==> flow/design.v <==
module sdram_ctrl (
    input logic clk, 
    input logic clk_dram,  
    input logic rst,     
    input logic dll_locked,    
    output logic [12:0] dram_addr,  
    output logic [1:0] dram_bank,   
    output logic dram_cas_n,  
    output logic dram_ras_n,  
    output logic dram_cke,  
    output logic dram_clk,  
    output logic dram_cs_n,  
    inout tri [31:0] dram_dq,  
    output logic [3:0] dram_dqm,   
    output logic dram_we_n,  
    input logic [22:0] addr_i,  
    input logic [31:0] dat_i,  
    output logic [31:0] dat_o,  
    input logic we_i,  
    output logic ack_o,  
    input logic stb_i,  
    input logic cyc_i  
);
localparam Mode = 13'b0000000100000;  
typedef enum logic [5:0]{
    S_INIT,
    S_WAIT200,
    S_INIT_PRE,
    S_WAIT_INIT_PRE,
    S_INIT_REF,
    S_WAIT_INIT_REF,
    S_MODE_REG,
    S_WAIT_MODE_REG,
    S_DONE,
    S_IDLE,
    S_REFRESH,
    S_WAIT_REFRESH,
    S_ACT,
    S_WAIT_ACT,
    S_W0,
    S_W1,
    S_WPRE,
    S_R0,
    S_R1,
    S_R2,
    S_R3,
    S_RPRE,
    S_PRE,
    S_WAIT_PRE,
    S_ERROR
} state_t;
state_t        current_state, next_state;
localparam TRC_CNTR_C = 4'b0111;  
localparam RFSH_CNTR_C = 16'b0000001111101000;  
localparam TRCD_CNTR_C = 3'b001;  
localparam TRP_CNTR_C = 4'b0001;  
localparam WAIT_200_CNTR_C = 16'b0110100101111000;  
logic [22:0] addr_r;  
logic [12:0] dram_addr_r = 13'd0;  
logic [1:0] dram_bank_r = 2'd0;  
logic [31:0] dram_dq_r = 32'd0;  
logic dram_cas_n_r = 1'b0;  
logic dram_ras_n_r = 1'b0;  
logic dram_we_n_r  = 1'b0;  
logic [31:0] dat_o_r;  
logic ack_o_r;  
logic [31:0] dat_i_r;  
logic we_i_r;  
logic stb_i_r;  
logic oe_r;  
logic [3:0] init_pre_cntr;  
logic [3:0] trc_cntr;  
logic [3:0] trp_cntr;  
logic [15:0] rfsh_int_cntr;  
logic [2:0] trcd_cntr;  
logic [15:0] wait200_cntr;  
logic do_refresh;  
always_ff @(posedge clk) begin
    if (rst) begin
        addr_r  <= 23'd0;
        dat_i_r <= 32'd0;
        we_i_r  <= 1'b0;
        stb_i_r <= 1'b0;
    end else begin
        if (stb_i && cyc_i) begin
            addr_r  <= addr_i;
            dat_i_r <= dat_i;
            we_i_r  <= we_i;
            stb_i_r <= 1'b1;
        end else if (stb_i_r && current_state == S_ACT) begin
            stb_i_r <= 1'b0;
        end
    end
end
always_ff @(posedge clk) begin
    if (rst) 
        wait200_cntr <= 16'd0;
    else begin
        if(current_state == S_INIT)
            wait200_cntr <= WAIT_200_CNTR_C;
        else
            wait200_cntr <= wait200_cntr - 1;
    end
end
always_ff @(posedge clk) begin
    if (rst) 
        rfsh_int_cntr <= 16'd0;
    else begin
        if (current_state == S_WAIT_REFRESH) begin
            do_refresh <= 1'b0;
			rfsh_int_cntr <= RFSH_CNTR_C;
        end else if (!rfsh_int_cntr) begin
            do_refresh <= 1'b1;
        end else begin
            rfsh_int_cntr <= rfsh_int_cntr - 1;
        end
    end
end
always_ff @(posedge clk) begin
    if (rst) 
        trp_cntr <= 4'd0;
    else begin
        if (current_state == S_PRE || current_state == S_INIT_PRE) begin
            trp_cntr <= TRP_CNTR_C;
        end else begin
            trp_cntr <= trp_cntr - 1;
        end
    end
end
always_ff @(posedge clk) begin
    if (rst) 
        trc_cntr <= 3'd0;
    else begin
        if ((current_state == S_ACT)|| (current_state == S_MODE_REG)) begin
            trc_cntr <= TRC_CNTR_C;
        end else begin
            trc_cntr <= trc_cntr - 1;
        end
    end
end
always_ff @(posedge clk) begin
    if (rst) 
        trcd_cntr <= 3'd0;
    else begin
        if ((current_state == S_ACT) || (current_state == S_MODE_REG)) begin
            trcd_cntr <= TRCD_CNTR_C;
        end else begin
            trcd_cntr <= trcd_cntr - 1;
        end
    end
end
always_ff @(posedge clk) begin
    if (rst) 
        init_pre_cntr <= 4'd0;
    else begin
        if ((current_state == S_IDLE) || (current_state == S_INIT)) begin
            init_pre_cntr <= 4'd0;
        end else if ((current_state == S_INIT_REF) || (current_state == S_REFRESH)) begin
            init_pre_cntr <= init_pre_cntr + 1;
        end
    end
end
always_ff @(posedge clk) begin
    if (rst) 
        current_state <= S_INIT;  
    else begin
        current_state <= next_state;  
    end
end
always_comb begin
    next_state = current_state;  
    unique case (current_state)
        S_INIT            : next_state = S_WAIT200;
        S_WAIT200         : if (wait200_cntr == 16'd0) next_state = S_INIT_PRE; else next_state = S_WAIT200;
        S_INIT_PRE        : next_state = S_WAIT_INIT_PRE;
        S_WAIT_INIT_PRE   : if (trp_cntr == 4'd0) next_state = S_INIT_REF; else next_state = S_WAIT_INIT_PRE;
        S_INIT_REF        : next_state = S_WAIT_INIT_REF;
        S_WAIT_INIT_REF   : begin
                                if (trc_cntr == 4'd0) begin
                                    if (init_pre_cntr == 4'd8) next_state = S_MODE_REG;
                                    else                       next_state = S_INIT_REF;
                                end else begin
                                    next_state = S_WAIT_INIT_REF;
                                end
                            end
        S_MODE_REG        : next_state = S_WAIT_MODE_REG;
        S_WAIT_MODE_REG   : if (trcd_cntr == 3'd0) next_state = S_DONE; else next_state = S_WAIT_MODE_REG;
        S_DONE            : next_state = S_IDLE;
        S_IDLE            : begin
                                if (do_refresh)       next_state = S_REFRESH;
                                else if (stb_i_r)     next_state = S_ACT;
                                else                  next_state = S_IDLE;
                            end
        S_REFRESH         : next_state = S_WAIT_REFRESH;
        S_WAIT_REFRESH    : if (trc_cntr == 4'd0) next_state = S_IDLE; else next_state = S_WAIT_REFRESH;
        S_ACT             : next_state = S_WAIT_ACT;
        S_WAIT_ACT        : begin
                                if (trcd_cntr == 3'd0) begin
                                    if (we_i_r) next_state = S_W0;
                                    else        next_state = S_R0;
                                end
                            end
        S_W0              : next_state = S_WPRE;
        S_W1              : next_state = S_WPRE;
        S_WPRE            : next_state = S_PRE;
        S_R0              : next_state = S_R1;
        S_R1              : next_state = S_R2;
        S_R2              : next_state = S_R3;
        S_R3              : next_state = S_RPRE;
        S_RPRE            : next_state = S_PRE;
        S_PRE             : next_state = S_WAIT_PRE;
        S_WAIT_PRE        : if (trp_cntr == 4'd0) next_state = S_IDLE; else next_state = S_WAIT_PRE;
        default           : next_state = S_ERROR;
    endcase
end
always_ff @(posedge clk) begin
    if (rst) 
        ack_o_r <= 1'b0;
    else begin
        if (current_state == S_WAIT_PRE) begin
            ack_o_r <= 1'b0;
        end else if ((current_state == S_RPRE)|| (current_state == S_WPRE)) begin
            ack_o_r <= 1'b1;
        end
    end
end
always_ff @(posedge clk) begin
    if (rst) begin
        dat_o_r <= 32'd0;
        dram_dq_r <= 32'd0;
        oe_r <= 1'b0;
    end else begin
        if (current_state == S_W0) begin
            dram_dq_r <= dat_i_r;  
            oe_r <= 1'b1;  
        end else if (current_state == S_R2) begin
            dat_o_r <= dram_dq;  
            dram_dq_r <= 32'd0;  
            oe_r <= 1'b0;  
        end else begin
            dram_dq_r <= 32'd0;
            oe_r <= 1'b0;
        end
    end
end
always_ff @(posedge clk) begin
    if (current_state == S_MODE_REG) begin
        dram_addr_r <= Mode;
    end else if (current_state == S_INIT_PRE || current_state == S_PRE) begin
        dram_addr_r <= 13'b0010000000000;  
    end else if (current_state == S_ACT) begin
        dram_addr_r <= {2'b00, addr_r[20:10]};  
        dram_bank_r  <= addr_r[22:21];
    end else if (current_state == S_W0 || current_state == S_R0) begin
        dram_addr_r <= {3'b000, addr_r[9:0]};  
        dram_bank_r <= addr_r[22:21];
    end else begin
        dram_addr_r <= 13'd0;
        dram_bank_r <= 2'b00;
    end
end
always_ff @(posedge clk) begin 
    if(current_state == S_INIT) begin
        dram_dqm <= 4'b1111;  
    end else if (current_state == S_DONE) begin
        dram_dqm <= 4'b0000;  
    end 
    if(current_state == S_INIT_PRE || current_state == S_INIT_REF || current_state == S_PRE ||
	   current_state == S_MODE_REG || current_state == S_REFRESH || current_state == S_ACT) begin
        dram_ras_n_r <= 1'b0;
    end else begin
        dram_ras_n_r <= 1'b1;
    end  
    if(current_state == S_R0 || current_state == S_W0 || current_state == S_INIT_REF || current_state == S_MODE_REG) begin
        dram_cas_n_r <= 1'b0;
    end else begin
        dram_cas_n_r <= 1'b1;
    end  
    if(current_state == S_INIT_PRE || current_state == S_PRE || current_state == S_W0 || current_state == S_MODE_REG) begin
        dram_we_n_r <= 1'b0;
    end else begin
        dram_we_n_r <= 1'b1;
    end
end
assign dram_addr   = dram_addr_r;
assign dram_bank   = dram_bank_r;
assign dram_cas_n  = dram_cas_n_r;
assign dram_ras_n  = dram_ras_n_r;
assign dram_we_n   = dram_we_n_r;
assign dram_dq     = oe_r ? dram_dq_r : 32'bz;
assign dat_o       = dat_o_r;
assign ack_o       = ack_o_r;
assign dram_cke    = 1'b1;
assign dram_cs_n   = ~dll_locked;
assign dram_clk    = clk_dram;
endmodule
* Tool chain data of sdram_ctrl
Tool output for the design above, in the order of the flow.
Lines are those of the file above, counted from 1.
A cell with - has no value.
- Design top :: sdram_ctrl
- Clock input :: clk
- Standard-cell library :: sky130hd
- Timing corner :: tt_025C_1v80

* After elaboration
Counts by Yosys on the flattened word-level netlist (proc, flatten, opt, wreduce; memories kept). Register bits leave out memories and registers merged into their read ports (data or address). Print and check cells are left out. Cells with the same type and inputs are merged into one.
- Flip-flop bits (word level) :: 199
- Word-level cells :: 136
- $add $sub $neg :: 6
- Equal/unequal tests :: 26
- Multiplexer cells :: 31
- Bitwise gates (word level) :: 5
- Reductions and logical operators :: 39
** Operator list (count)
- 6-bit case mux with 22-bit select :: 1
- 6-bit by 4-bit equality test with 1-bit output (second input constant) :: 8
- 6-bit by 5-bit equality test with 1-bit output (second input constant) :: 8
- 16-bit by 1-bit subtractor with 16-bit output (second input constant) :: 2
- 16-bit logical NOT :: 2
- 32-bit two-way mux :: 1
- 10-bit two-way mux :: 3
- 6-bit by 3-bit equality test with 1-bit output (second input constant) :: 4
- 11-bit two-way mux :: 2
- 2-bit OR reduction :: 10
- 1-bit logical OR :: 15
- 15-bit two-way mux :: 1
- 6-bit by 2-bit equality test with 1-bit output (second input constant) :: 2
- 3-bit two-way mux :: 4
- 2-bit two-way mux :: 6
- 5-bit two-way mux :: 2
- 1-bit two-way mux :: 9
- 4-bit by 1-bit subtractor with 4-bit output (second input constant) :: 2
- 4-bit logical NOT :: 2
- 2-bit AND reduction :: 3
- 6-bit by 1-bit equality test with 1-bit output (second input constant) :: 1
- 6-bit logical NOT :: 1
- 6-bit two-way mux :: 1
- 1-bit NOT :: 5
- 2-bit nonzero test :: 2
- 4-bit by 1-bit adder with 4-bit output (second input constant) :: 1
- 4-bit equality test (second input constant) :: 1
- 4-bit two-way mux :: 1
Other operator kinds: 6; their cells: 7.

* Depth
Longest topological path by Yosys (ltp), each cell counted once; first at word level (registers and memories cut), then after technology mapping (sequential cells cut; the memories' decode and read muxes count).
- Depth in word-level cells :: 7
- ABC_AREA :: 0
- Gate-level depth with buffers :: 7
- Depth with buffers taken out :: 6

* Synthesis result
Source: synth_stat.txt of the flow (Yosys; design flattened, memories mapped). It holds for the ABC_AREA given above (unset counts as 0); a run with the other value may have another netlist.
** Cell types (count)
- sky130_fd_sc_hd__dfxtp_1 :: 207
- sky130_fd_sc_hd__nand2_1 :: 193
- sky130_fd_sc_hd__a21oi_1 :: 124
- sky130_fd_sc_hd__and2_1 :: 36
- sky130_fd_sc_hd__nor2_1 :: 56
- sky130_fd_sc_hd__clkbuf_1 :: 35
- sky130_fd_sc_hd__ha_1 :: 10
- sky130_fd_sc_hd__xor2_1 :: 11
- sky130_fd_sc_hd__edfxtp_1 :: 3
- sky130_fd_sc_hd__xnor2_1 :: 9
- sky130_fd_sc_hd__nor2b_1 :: 11
- sky130_fd_sc_hd__a22oi_1 :: 9
- sky130_fd_sc_hd__inv_1 :: 17
- sky130_fd_sc_hd__buf_4 :: 8
- sky130_fd_sc_hd__nor3_1 :: 12
- sky130_fd_sc_hd__or3_1 :: 9
- sky130_fd_sc_hd__nor4_4 :: 2
- sky130_fd_sc_hd__buf_1 :: 10
Other cell types: 35; their cells: 77.
- Cell count :: 839
- Chip area (Yosys) :: 7472.2 µm²
- Sequential area :: 4234.1 µm²
- Flip-flop cells :: 210
- Buffers :: 54

* Timing after synthesis
Source: OpenSTA report_checks on the synthesized netlist (no wires, ideal clock, input and output delay 20% of the period each), path of least setup slack; recovery checks are left aside. Register names are those of the netlist, which keeps one name where synthesis merged equal registers.
- Path kind :: register to register
- Start :: register rfsh_int_cntr[0]
- End :: register rfsh_int_cntr[5]
- Clock period :: 3260 ps
- Library setup time :: 134 ps
- Time at the first pin :: 0 ps
- Arrival time :: 1694 ps
- Data required time :: 3126 ps
- Slack :: 1432 ps
- Delay of the path :: 1828 ps
- Stages on the path :: 8
- Buffers on the path :: 1
- Synthesis period reached :: 1828 ps
"delay of the path" is the arrival time less input delay plus setup time.
"stages on the path": output pins that drive a net of the path, with the launching flip-flop's if there is one; two outputs of one cell count as two.
"synthesis period reached" = period - worst setup slack (recovery checks aside). The figure is calculated, with input and output delays left at 20% of the set period.
Between the ends stands the longest chain of elaborated cells between them, by number of cells; it is not shown to be the way that was timed. Of several equally long chains one is given.
Each line given opens the expression or statement behind the cell; cells for indexed reads and writes are added by Yosys, which also makes memories of some case tables.
A register here has more assigning lines than the two given.
- Cells stage by stage :: sky130_fd_sc_hd__dfxtp_1 -> sky130_fd_sc_hd__inv_1 -> sky130_fd_sc_hd__ha_1 -> sky130_fd_sc_hd__or3b_2 -> sky130_fd_sc_hd__nand4bb_1 -> sky130_fd_sc_hd__buf_6 -> sky130_fd_sc_hd__a311oi_1 -> sky130_fd_sc_hd__a311oi_2
- Cells in the longest elaborated chain :: 3
** RTL lines, path post-synthesis
- from (decl) :: line 74 : logic [15:0] rfsh_int_cntr;
- from (assign) :: line 107 : rfsh_int_cntr <= 16'd0;
- from (assign) :: line 115 : rfsh_int_cntr <= rfsh_int_cntr - 1;
- 16-bit by 1-bit subtractor with 16-bit output :: line 115
- 10-bit two-way mux :: line 112 : end else if (!rfsh_int_cntr) begin
- 10-bit two-way mux :: line 109 : if (current_state == S_WAIT_REFRESH) begin
- to (assign) :: line 107
- to (assign) :: line 115
- to (decl) :: line 74

* Worst path after layout
From the final timing report of job 1: the path of least setup slack in the routed layout; clock arrival at registers is part of the times.
The path's times are printed in steps of 10 ps; the period is the one set.
- Path kind :: register to register
- Start :: register rfsh_int_cntr[0]
- End :: register rfsh_int_cntr[5]
- Clock period :: 2230 ps
- Library setup time :: 120 ps
- Time at the first pin :: 500 ps
- Arrival time :: 2320 ps
- Data required time :: 2610 ps
- Slack :: 280 ps
- Stages on the path :: 8
- Buffers on the path :: 1
Between the ends stands the longest chain of elaborated cells between them, by number of cells; it is not shown to be the way that was timed. Of several equally long chains one is given.
A register here has more assigning lines than the two given.
- Cells stage by stage :: sky130_fd_sc_hd__dfxtp_1 -> sky130_fd_sc_hd__inv_1 -> sky130_fd_sc_hd__ha_1 -> sky130_fd_sc_hd__or3b_2 -> sky130_fd_sc_hd__nand4bb_1 -> sky130_fd_sc_hd__buf_4 -> sky130_fd_sc_hd__a311oi_1 -> sky130_fd_sc_hd__a311oi_2
- Cells in the longest elaborated chain :: 3
** RTL lines, path after layout
- from (decl) :: line 74 : logic [15:0] rfsh_int_cntr;
- from (assign) :: line 107 : rfsh_int_cntr <= 16'd0;
- from (assign) :: line 115 : rfsh_int_cntr <= rfsh_int_cntr - 1;
- 16-bit by 1-bit subtractor with 16-bit output :: line 115
- 10-bit two-way mux :: line 112 : end else if (!rfsh_int_cntr) begin
- 10-bit two-way mux :: line 109 : if (current_state == S_WAIT_REFRESH) begin
- to (assign) :: line 107
- to (assign) :: line 115
- to (decl) :: line 74

FLOW RESULTS
============

2 stored runs of sdram_ctrl in the flow (synthesis by Yosys, layout by OpenROAD, sky130hd cells), in arbitrary order. Constraints: input delay and output delay 20% of the set period each, output load 0.01 pF.
"achieved clock period" is the run's clock period less its worst setup slack. It is reckoned from that one timing run; input and output delays stay at 20% of the period that was set.
"worst setup path time" means the part of the period allowed to the worst setup path (the constraints hold back 20% at inputs and 20% at outputs) less its slack; where the path has registers, the arrival times of their clocks count too.
"total power of the final layout" rests on the timing tool's default activity at the inputs, not on a simulated workload.
"worst setup path time" is known to 10 ps.

* Job 1
** Files
==> flow/run.sh <==
#!/bin/bash
# the make line also repeats the synthesis and layout settings of config.mk as NAME=value (left out here)
make -C /OpenROAD-flow-scripts/flow DESIGN_CONFIG=/design/flow/config.mk WORK_HOME=/design/flow/orfs CLKGATE_MAP_FILE= finish
==> flow/config.mk <==
export PLATFORM = sky130hd
export DESIGN_NAME = sdram_ctrl
export DESIGN_NICKNAME = sdram_ctrl
export VERILOG_FILES = /design/flow/design.v
export SDC_FILE = /design/flow/constraint.sdc
export NUM_CORES = 4
export LEC_CHECK = 0
export CAP_MARGIN = 20
export CORE_MARGIN = 2
export CORE_UTILIZATION = 40
export SLEW_MARGIN = 20
==> flow/constraint.sdc <==
create_clock -name core_clock -period 2.23 [get_ports {clk}]
set_input_delay 0.4460 -clock core_clock [delete_from_list [all_inputs] [get_ports {clk}]]
set_output_delay 0.4460 -clock core_clock [all_outputs]
set_load 0.01 [all_outputs]
** Results
- Worst setup path time :: 1950 ps
- Critical path type :: register to register
- Achieved clock period :: 1945 ps
- Summed negative setup slack :: 0 ps
- Post-route worst hold slack :: 73 ps
- Smallest setup slack :: 285 ps
- Total power of the final layout :: 0.009013 W
- Overall die area :: 19789.5 µm²
- Synthesis area :: 7472.2 µm²
- Standard-cell area of the final layout :: 9535.4 µm²

* Job 2
** Files
==> flow/run.sh <==
#!/bin/bash
# the make line also repeats the synthesis and layout settings of config.mk as NAME=value (left out here)
make -C /OpenROAD-flow-scripts/flow DESIGN_CONFIG=/design/flow/config.mk WORK_HOME=/design/flow/orfs CLKGATE_MAP_FILE= finish
==> flow/config.mk <==
export PLATFORM = sky130hd
export DESIGN_NAME = sdram_ctrl
export DESIGN_NICKNAME = sdram_ctrl
export VERILOG_FILES = /design/flow/design.v
export SDC_FILE = /design/flow/constraint.sdc
export NUM_CORES = 4
export LEC_CHECK = 0
export CAP_MARGIN = 20
export CORE_ASPECT_RATIO = 0.51
export CORE_MARGIN = 2
export CORE_UTILIZATION = 38
export CTS_CLUSTER_DIAMETER = 359
export GPL_ROUTABILITY_DRIVEN = 0
export GPL_TIMING_DRIVEN = 0
export HOLD_SLACK_MARGIN = -0.02
export MIN_ROUTING_LAYER = met1
export PLACE_DENSITY_LB_ADDON = 0.11
export SLEW_MARGIN = 20
export TNS_END_PERCENT = 50
==> flow/constraint.sdc <==
create_clock -name core_clock -period 1.5 [get_ports {clk}]
set_input_delay 0.3000 -clock core_clock [delete_from_list [all_inputs] [get_ports {clk}]]
set_output_delay 0.3000 -clock core_clock [all_outputs]
set_load 0.01 [all_outputs]
** Results
- Worst setup path time :: 1760 ps
- Critical path type :: register to register
- Achieved clock period :: 1764 ps
- Summed negative setup slack :: -2941 ps
- Post-route worst hold slack :: 327 ps
- Smallest setup slack :: -264 ps
- Total power of the final layout :: 0.013869 W
- Overall die area :: 20865.0 µm²
- Synthesis area :: 7472.2 µm²
- Standard-cell area of the final layout :: 10192.3 µm²
